==> flow/design.v <==
`timescale 1ns / 1ps
module core2float #( parameter XLEN = 32, parameter AXI_ADDR_LEN = 8)
(
    input                 clk_i,
    input                 rst_i,
    (* mark_debug = "true" *)input [XLEN - 1 : 0]  pc_dsa,
    (* mark_debug = "true" *)input                 strobe_i,
    (* mark_debug = "true" *)input [XLEN-1 : 0]    dev_addr_i,
    (* mark_debug = "true" *)input                 rw_i,
    (* mark_debug = "true" *)input [XLEN/8-1 : 0]  byte_enable_i,
    (* mark_debug = "true" *)input [XLEN-1 : 0]    data_i,
    (* mark_debug = "true" *)output                data_ready_o,
    (* mark_debug = "true" *)output reg [XLEN-1 : 0]   data_o,
    (* mark_debug = "true" *)output reg                float_a_valid,
    (* mark_debug = "true" *)output reg [XLEN - 1 : 0] float_a_data,
    (* mark_debug = "true" *)output reg                float_b_valid,
    (* mark_debug = "true" *)output reg [XLEN - 1 : 0] float_b_data,
    (* mark_debug = "true" *)input                 float_result_valid,
    (* mark_debug = "true" *)input [XLEN - 1 : 0]  float_result,
    (* mark_debug = "true" *)output [XLEN - 1 : 0] float_c_data
);
wire             raddr;
(* mark_debug = "true" *)wire [14 - 1: 0] waddr;
assign raddr = (dev_addr_i[12 - 1 : 0] == 12'h8)? 1:0;
assign waddr = dev_addr_i[16 - 1 : 2];
(* mark_debug = "true" *)reg en;
reg write_done;
reg read_done;
reg  [XLEN-1 : 0] a_input_buffer_mem;
reg  [XLEN-1 : 0] b_input_buffer_mem;
reg  [XLEN-1 : 0] feeder_mem[0 : 1];
(* mark_debug = "true" *)integer count;
(* mark_debug = "true" *)reg PC_start;
(* mark_debug = "true" *)reg               comp;
(* mark_debug = "true" *)reg  [XLEN-1 : 0] comp_clock;
(* mark_debug = "true" *)reg               feed;
(* mark_debug = "true" *)reg  [XLEN-1 : 0] feeding_clock;
always @(posedge clk_i) begin
    if (rst_i)
    begin
        a_input_buffer_mem <= 32'b0;
        b_input_buffer_mem <= 32'b0;
        en <= 0;
        write_done <= 0;
        feed <= 0;
    end
    else if(strobe_i & rw_i)
    begin
        if(waddr == 12'h1) begin
            en <= 1;
            feed <= 0;
        end
        else if(waddr >= 12'h4 && waddr < 12'h400) begin
            case(byte_enable_i)
                4'b1000: begin
                    a_input_buffer_mem <= {data_i[31: 24],a_input_buffer_mem[23: 0]};
                end
                4'b0100: begin
                    a_input_buffer_mem <= {a_input_buffer_mem[31: 24],data_i[23: 16],a_input_buffer_mem[15: 0]};
                end
                4'b0010: begin
                    a_input_buffer_mem <= {a_input_buffer_mem[31: 16],data_i[15: 8],a_input_buffer_mem[7: 0]};
                end
                4'b0001: begin
                    a_input_buffer_mem <= {a_input_buffer_mem[31: 8],data_i[7: 0]};
                end
                4'b1111: begin
                    a_input_buffer_mem <= data_i;
                end
            endcase
           en <= 0;
           feed <= 1;
        end
        else if(waddr >= 12'h400) begin
            case(byte_enable_i)
                4'b1000: begin
                    b_input_buffer_mem <= {data_i[31: 24],b_input_buffer_mem[23: 0]};
                end
                4'b0100: begin
                    b_input_buffer_mem <= {b_input_buffer_mem[31: 24],data_i[23: 16],b_input_buffer_mem[15: 0]};
                end
                4'b0010: begin
                    b_input_buffer_mem <= {b_input_buffer_mem[31: 16],data_i[15: 8],b_input_buffer_mem[7: 0]};
                end
                4'b0001: begin
                    b_input_buffer_mem <= {b_input_buffer_mem[31: 8],data_i[7: 0]};
                end
                4'b1111: begin
                    b_input_buffer_mem <= data_i;
                end
            endcase
            en <= 0;
            feed <= 1;
        end
        write_done <= 1;
    end
    else begin
        en <= 0;
        write_done <= 0;
    end
end
assign float_c_data = (count == 1 || count == 0)? 32'b0 : feeder_mem[0];
always @(posedge clk_i) begin
    if (rst_i) begin
        float_a_valid <= 0;
        float_a_data <= 32'b0;
        float_b_valid <= 0;
        float_b_data <= 32'b0;
        count <= 0;
        feeder_mem[0] <= 32'b0;
        feeder_mem[1] <= 32'b0;
        comp <= 0;
    end
    else if(en) begin
        count <= count + 1;
        float_a_valid <= 1;
        float_a_data <= a_input_buffer_mem;
        float_b_valid <= 1;
        float_b_data <= b_input_buffer_mem;
        comp <= 1;
    end
    else begin
        float_a_valid <= 0;
        float_b_valid <= 0;
    end
    if(float_result_valid && ~rst_i) begin
            feeder_mem[0] <= float_result;
            feeder_mem[1] <= 1;
    end
    else if(strobe_i & ~rw_i & raddr == 0 && ~rst_i) begin
        feeder_mem[1] <= 0;
    end
    if(float_result_valid && ~rst_i && ~en) begin
            comp <= 0;
    end
    if(strobe_i & rw_i & waddr == 12'h3 & ~rst_i) begin
        count <= 0;
    end
end
always @(posedge clk_i) begin
    if(rst_i) begin
        read_done <= 0;
    end
    else begin
        if(strobe_i & ~rw_i)
        begin
            data_o <= feeder_mem[raddr]; 
            read_done <= 1;
        end
        else begin
            read_done <= 0;
        end
    end
end
assign data_ready_o = write_done | read_done;
always @(posedge clk_i) begin
    if (rst_i) begin
        PC_start <= 0;
    end
    else if(pc_dsa == 32'h80001f14) PC_start <= 1;
end
always @(posedge clk_i) begin
    if (rst_i) begin
        comp_clock <= 0;
        feeding_clock <= 0;
    end
    else if(PC_start == 1)begin
        if(comp == 1) comp_clock <= comp_clock + 1;
        if(feed == 1) feeding_clock <= feeding_clock + 1;
    end
end
endmodule
Step by step through the tools: core2float
Tool output for the design above, in the order of the flow.
Line numbers count from 1 in the design file above.
Cell names lack the library's common part.
{ "setup": {"top_module": "core2float", "clk_port": "clk_i", "cell_library": "sky130hd", "lib_corner": "tt_025C_1v80"} }

Word level
Source: Yosys, flattened and elaborated. Widths are those after wreduce. Registers that Yosys merges into a memory's read port (data or address) are not register bits. Print and check cells do not count. Equal cells are merged and count once.
{ "bits": {"reg_bits": 229, "in_bits": 137} }
{ "op_classes": {"addsub": 1, "n_mux": 14, "bitwise": 16, "reduce_and_logical": 23, "equal": 9, "compare": 3} }
{ "ops": {"columns": ["operator", "n"], "rows": [
  ["32-bit case mux with 5-bit select", 1],
  ["32-bit two-way mux", 3],
  ["32-bit case mux with 2-bit select", 1],
  ["32-bit by 2-bit adder with 32-bit output with constant B", 1],
  ["32-bit by 2-bit == test with 1-bit output with constant B", 1],
  ["32-bit logical NOT", 1],
  ["8-bit AND reduction", 4],
  ["7-bit AND reduction", 4],
  ["14-bit by 1-bit == test with 1-bit output with constant B", 1],
  ["14-bit by 11-bit >= comparator with 1-bit output with constant B", 1],
  ["14-bit by 11-bit < comparator with 1-bit output with constant B", 1],
  ["14-bit by 2-bit == test with 1-bit output with constant B", 1],
  ["14-bit by 3-bit >= comparator with 1-bit output with constant B", 1],
  ["12-bit by 4-bit == test with 1-bit output with constant B", 1],
  ["2-bit nonzero test", 6],
  ["1-bit inverter", 10],
  ["1-bit two-way mux", 9],
  ["4-bit == test with constant B", 2],
  ["1-bit AND", 5],
  ["2-bit OR reduction", 2],
  ["4-bit by 1-bit == test with 1-bit output with constant B", 1],
  ["4-bit by 2-bit == test with 1-bit output with constant B", 1],
  ["4-bit by 3-bit == test with 1-bit output with constant B", 1],
  ["1-bit logical AND", 3],
  ["3-bit nonzero test", 1],
  ["2-bit AND reduction", 1],
  ["1-bit bitwise OR", 1],
  ["1-bit logical OR", 1]
]} }

Logic depth
Yosys ltp: most cells in a row. Word level: on the elaborated netlist, between registers, memories and ports. Mapped: between sequential cells and ports; inverters and the memories' decode and read muxes count.
{ "logic_depth": {"word_depth": 6, "ABC_AREA": 0, "depth_mapped": 6, "mapped_depth_nobuf": 5} }

Synthesis result
The flow's flattened synthesis, as Yosys stat reports it; memories are mapped. The netlist is that of the ABC_AREA named above (0 if unset); the other value can give another one.
{ "by_type": {"columns": ["type", "n", "type_area_um2"], "rows": [
  ["dfxtp_1", 165, 3.3E+03],
  ["edfxtp_1", 64, 1.92E+03],
  ["mux2i_1", 113, 1.13E+03],
  ["and2_1", 64, 400.384],
  ["nand2b_1", 64, 400.384],
  ["nor2_1", 96, 360.346],
  ["nor2b_1", 33, 206.448],
  ["clkbuf_1", 37, 138.883],
  ["o21ai_0", 26, 130.125],
  ["nand3b_1", 16, 120.115],
  ["or4_1", 16, 120.115],
  ["nand3_1", 22, 110.106],
  ["a21oi_1", 20, 100.096],
  ["nand4_1", 16, 100.096],
  ["xnor2_1", 11, 96.342],
  ["nand2_1", 23, 86.333],
  ["nor4_1", 12, 75.072],
  ["or3_1", 11, 68.816]
]} }
Other cell types: 30; their cells: 88.
{ "synth_totals": {"ffs": 229, "area_um2": 9501.6, "buffers": 59, "cells": 897} }

Path before layout
Source: OpenSTA report_checks on the synthesized netlist (no wires, ideal clock, input and output delay 20% of the period each), path of least setup slack; recovery checks are left aside. Register names are those of the netlist, which keeps one name where synthesis merged equal registers.
{ "synth_path": {"path_type": "input to register", "start": "in rst_i", "end": "reg data_o[0]", "path_delay_ns": 3.418, "clock_period_ns": 4.72, "stages": 4, "setup_time_ns": 0.468, "arrival_time_ns": 3.894, "setup_slack_ns": 0.358, "t_required_ns": 4.252, "synth_period_reached_ns": 4.362} }
"path_delay_ns" = arrival - input delay + setup time.
"stages" counts driving pins, that of a launching flip-flop among them; a cell with two outputs on the path counts twice.
"synth_period_reached_ns" is the clock period less the worst setup slack; recovery checks do not enter. This is arithmetic on one report: input and output delays are still those of the set period (20% each).
The rows between start and end are the longest chain of elaborated cells between them; the timing report does not say that the signal goes this way. Where chains are equally long, one stands for them.
Each line given opens the expression or statement behind the cell; cells for indexed reads and writes are added by Yosys, which also makes memories of some case tables.
{ "synth_via": {"path_cell_list": "clkbuf_1 clkbuf_1 clkbuf_1 nor3b_1", "elab_chain_cells": 2, "cone_cells": 2} }
{ "synth_lines": {"columns": ["element", "line_no", "rtl"], "rows": [
  ["start: declaration", 5, "input                 rst_i,"],
  ["1-bit inverter", null, null],
  ["2-bit AND reduction", null, null],
  ["end: assignment", 147, "data_o <= feeder_mem[raddr];"],
  ["end: declaration", 13, "(* mark_debug = \"true\" *)output reg [XLEN-1 : 0]   data_o,"]
]} }

Worst path after layout
Path of least setup slack in the final report of run 1 (OpenROAD, finished layout, wires in). Where an end is a register, its clock arrival counts in the times.
{ "layout_path": {"path_type": "register to output", "start": "reg count[2]", "end": "out float_c_data[2]", "arrival_time_ns": 2.55, "stages": 7, "clock_period_ns": 7.97, "t_required_ns": 6.38, "setup_slack_ns": 3.82, "output_delay_ns": 1.59} }
The rows between start and end are the longest chain of elaborated cells between them; the timing report does not say that the signal goes this way. Where chains are equally long, one stands for them.
A register here has more assigning lines than the two given.
{ "layout_via": {"path_cell_list": "dfxtp_1 nor4_1 nand4_1 nor3_2 buf_4 nor2b_1 clkdlybuf4s50_1", "elab_chain_cells": 3, "cone_cells": 4, "lines_between": 1} }
{ "layout_lines": {"columns": ["element", "line_no", "rtl"], "rows": [
  ["start: declaration", 32, "(* mark_debug = \"true\" *)integer count;"],
  ["start: assignment", 109, "count <= 0;"],
  ["start: assignment", 115, "count <= count + 1;"],
  ["32-bit by 2-bit == test with 1-bit output", 102, "assign float_c_data = (count == 1 || count == 0)? 32'b0 : feeder_mem[0];"],
  ["1-bit logical OR", 102, null],
  ["32-bit two-way mux", 102, null],
  ["end: declaration", 20, "(* mark_debug = \"true\" *)output [XLEN - 1 : 0] float_c_data"]
]} }

Data sheet: physical implementation of core2float

core2float through Yosys and OpenROAD on sky130hd: 2 stored runs, unordered, with their settings and measured results. The constraints put input and output delay at 20% of the set period each and load the outputs with 0.01 pF.
"worst setup path time (ns)" means the part of the period allowed to the worst setup path (the constraints hold back 20% at inputs and 20% at outputs) less its slack; where the path has registers, the arrival times of their clocks count too.

settings of run 1
{
  "period_ns": 7.97,
  "CAP_MARGIN": 20,
  "CORE_MARGIN": 2,
  "CORE_UTILIZATION": 40,
  "SLEW_MARGIN": 20
}
report of run 1
yosys chip area after synthesis (um^2): 9501.6
finish__design__die__area: 25003.5
finish__design__instance__area__stdcell: 12704.7
finish__timing__setup__ws: 3.823
finish__timing__setup__tns: 0.000
finish__timing__hold__ws: 0.474
worst setup path time (ns): 2.55
worst setup path kind: register to output

settings of run 2
{
  "period_ns": 3.5,
  "CORE_UTILIZATION": 44,
  "SETUP_SLACK_MARGIN": -0.34,
  "PLACE_DENSITY_LB_ADDON": 0.0,
  "CORE_ASPECT_RATIO": 0.88,
  "CORE_MARGIN": 7,
  "CELL_PAD_IN_SITES_GLOBAL_PLACEMENT": 3,
  "TNS_END_PERCENT": 50,
  "GPL_TIMING_DRIVEN": 0,
  "CTS_CLUSTER_SIZE": 46,
  "SLEW_MARGIN": 40,
  "MIN_ROUTING_LAYER": "met1",
  "CAP_MARGIN": 20
}
report of run 2: did not finish, place, FLW-0024
